==> flow/design.v <==
`timescale 1ns / 1ps
module mem(
    input clk, rst, rd, wr,          
    input [7:0] Datain,              
    input [3:0] addr,                
    output reg [7:0] Dataout         
);
reg [7:0] memory [10:0];            
integer i;                          
always @(posedge clk or posedge rst) begin
    if (rst) begin
        for (i = 0; i <= 10; i = i + 1) begin
            memory[i] <= 8'b0;      
        end
        Dataout <= 8'b0;            
    end else if (wr) begin
        memory[addr] <= Datain;     
    end else if (rd) begin
        Dataout <= memory[addr];    
    end
end
endmodule
* Step by step through the tools: mem
Tool output for the design above, in the order of the flow.
Lines are those of the file above, counted from 1.
Cell names lack the library's common part.
The mark - stands for no value.
- Top :: mem
- Clock :: clk
- Standard-cell library :: sky130hd
- Corner :: tt_025C_1v80

* After elaboration
Counts by Yosys on the flattened word-level netlist (proc, flatten, opt, wreduce). Print and check cells are left out. Cells with the same type and inputs are merged into one.
- Bits in read-only memories :: 0
- Latch bits :: 0
- Memory cells :: 0
- Output and inout port bits :: 8
- Input bits :: 16
- Cells after elaboration :: 37
- Word width x clocked read ports :: 0
- Bits in registers :: 96
- RAM bits :: 0
- Mux-type cells :: 1
- Multipliers :: 0
- Bitwise gates (word level) :: 1
- Divide/modulo/power cells :: 0
- Equal/unequal tests :: 10
- Order comparisons :: 0
- Reduce/logical cells :: 13
- Add/subtract/negate cells :: 0
- Shifts and indexed selects :: 0
** Operators by type and width (count)
- 8-bit case mux with 11-bit select :: 1
- 2-bit AND reduction :: 12
- 4-bit by 3-bit == test with 1-bit output (second input constant) :: 4
- 4-bit == test (second input constant) :: 3
- 4-bit by 2-bit == test with 1-bit output (second input constant) :: 2
- 4-bit by 1-bit == test with 1-bit output (second input constant) :: 1
- 4-bit zero test :: 1
- 1-bit NOT :: 1

* Logic depth
Longest topological path by Yosys (ltp), each cell counted once; first at word level (registers and memories cut), then after technology mapping (sequential cells cut; the memories' decode and read muxes count).
- Word-level depth :: 2
- ABC_AREA :: 0
- Gate-level depth with buffers :: 7
- Gate-level depth less buffers :: 5

* Synthesis result
Yosys stat after the flow's synthesis: flattened, memories mapped to cells. It holds for the ABC_AREA given above (unset counts as 0); a run with the other value may have another netlist.
- Flip-flops :: 96
- Cell area after synthesis :: 4554.4 sq um
- Buffer cells :: 25
- Standard cells after synthesis :: 369
- Sequential part of the area :: 2402.3 sq um
** Cell types
- dfrtp_1 :: count 96, total area 2.4E+03 sq um
- mux2_2 :: count 89, total area 1E+03 sq um
- mux2i_1 :: count 9, total area 90.086 sq um
- a21oi_1 :: count 17, total area 85.082 sq um
- nand2_1 :: count 17, total area 63.811 sq um
- o21ai_0 :: count 12, total area 60.058 sq um
- o22ai_1 :: count 9, total area 56.304 sq um
- a22oi_1 :: count 7, total area 52.55 sq um
- clkbuf_1 :: count 13, total area 48.797 sq um
- nor2_1 :: count 12, total area 45.043 sq um
- nor2b_1 :: count 7, total area 43.792 sq um
- buf_4 :: count 5, total area 37.536 sq um
- buf_2 :: count 7, total area 35.034 sq um
- nand3_1 :: count 7, total area 35.034 sq um
- o32ai_1 :: count 4, total area 35.034 sq um
- nand2b_1 :: count 5, total area 31.28 sq um
- nor3b_1 :: count 4, total area 30.029 sq um
- a311oi_1 :: count 3, total area 26.275 sq um
Other cell types: 32; their cells: 46.

* Path before layout
Source: OpenSTA report_checks on the synthesized netlist (no wires, ideal clock, input and output delay 20% of the period each), path of least setup slack; recovery checks are left aside. Register names are those of the netlist, which keeps one name where synthesis merged equal registers.
- Path kind :: input port to flip-flop
- Start :: input port addr[3]
- End :: register memory[8][0]
- Buffers on the path :: 2
- Data arrival time :: 1.473 ns
- Setup slack :: 0.272 ns
- Path delay :: 1.224 ns
- Stages on the path :: 6
- Period :: 1.87 ns
- Input delay :: 0.374 ns
- Period reached after synthesis :: 1.598 ns
"path delay" = arrival - input delay + setup time.
"stages on the path": output pins that drive a net of the path, with the launching flip-flop's if there is one; two outputs of one cell count as two.
"period reached after synthesis" = period - worst setup slack (recovery checks aside). The figure is calculated, with input and output delays left at 20% of the set period.
The rows between start and end are the longest chain of elaborated cells between them; the timing report does not say that the signal goes this way. Where chains are equally long, one stands for them.
A line is the first line of the expression or statement that the cell stems from. Yosys adds cells for indexed reads and writes and turns some case tables into memories.
- Cells stage by stage :: buf_4 -> and2b_1 -> buf_4 -> nand2_4 -> nor3_4 -> mux2_2
- Length of the longest elaborated chain :: 2
** RTL lines, path after synthesis
- start, declared :: RTL line 5 : input [3:0] addr,
- 4-bit == test :: RTL line 17 : memory[addr] <= Datain;
- 2-bit AND reduction
- end, assigned :: RTL line 13 : memory[i] <= 8'b0;
- end, assigned :: RTL line 17
- end, declared :: RTL line 8 : reg [7:0] memory [10:0];

* Path in the finished layout
Path of least setup slack in the final report of record 1 (OpenROAD, finished layout, wires in). Where an end is a register, its clock arrival counts in the times.
- Path kind :: flip-flop to flip-flop
- Start :: register memory[2][3]
- End :: register Dataout[3]
- Data arrival time :: 1.72 ns
- Stages on the path :: 6
- Setup slack :: -0.43 ns
- Period :: 1.05 ns
- Buffers on the path :: 0
The rows between start and end are the longest chain of elaborated cells between them; the timing report does not say that the signal goes this way. Where chains are equally long, one stands for them.
- Cells stage by stage :: dfrtp_1 -> nor3b_1 -> a21oi_1 -> a21oi_1 -> o31ai_1 -> a21oi_1
- Length of the longest elaborated chain :: 1
** RTL lines, path post-layout
- start, declared :: RTL line 8 : reg [7:0] memory [10:0];
- start, assigned :: RTL line 13 : memory[i] <= 8'b0;
- start, assigned :: RTL line 17 : memory[addr] <= Datain;
- 8-bit case mux with 11-bit select :: RTL line 19 : Dataout <= memory[addr];
- end, assigned :: RTL line 15 : Dataout <= 8'b0;
- end, assigned :: RTL line 19
- end, declared :: RTL line 6 : output reg [7:0] Dataout

==> results <==
Settings and measured results of 2 stored flow runs for module mem (sky130hd), not sorted in any way. The constraints put input and output delay at 20% of the set period each and load the outputs with 0.01 pF.
By "power" is meant OpenSTA's value without simulated activity: inputs other than the clock are taken to toggle once in ten clock periods, and the tool carries that through the logic.

** Record 1
- Settings :: period_ns=1.05; CORE_UTILIZATION=64; SETUP_SLACK_MARGIN=0.05; CELL_PAD_IN_SITES_GLOBAL_PLACEMENT=1; GPL_TIMING_DRIVEN=0; CAP_MARGIN=40; MIN_ROUTING_LAYER=met1; CORE_MARGIN=2; SLEW_MARGIN=20
- Setup slack of the critical path :: -0.432 ns
- Standard-cell area of the final layout :: 6219.7 sq um
- Post-route setup TNS :: -6.022 ns
- Synthesis area :: 4554.4 sq um
- Power :: 10.510 mW
- Worst hold slack after layout :: 0.354 ns
- Die outline area :: 7806.6 sq um

** Record 2
- Settings :: period_ns=2.4; CORE_UTILIZATION=55; SETUP_SLACK_MARGIN=0.7; CORE_MARGIN=6; CELL_PAD_IN_SITES_GLOBAL_PLACEMENT=0; CELL_PAD_IN_SITES_DETAIL_PLACEMENT=0; TNS_END_PERCENT=60; GPL_ROUTABILITY_DRIVEN=1; CTS_CLUSTER_SIZE=48; CTS_CLUSTER_DIAMETER=128; MIN_ROUTING_LAYER=met2; MAX_ROUTING_LAYER=met5; CAP_MARGIN=20; SLEW_MARGIN=20
- Standard-cell area of the final layout :: 5652.9 sq um
- Setup slack of the critical path :: 0.671 ns
- Power :: 4.167 mW
- Worst hold slack after layout :: 0.512 ns
- Post-route setup TNS :: 0.000 ns
- Die outline area :: 10609.0 sq um
- Synthesis area :: 4554.4 sq um
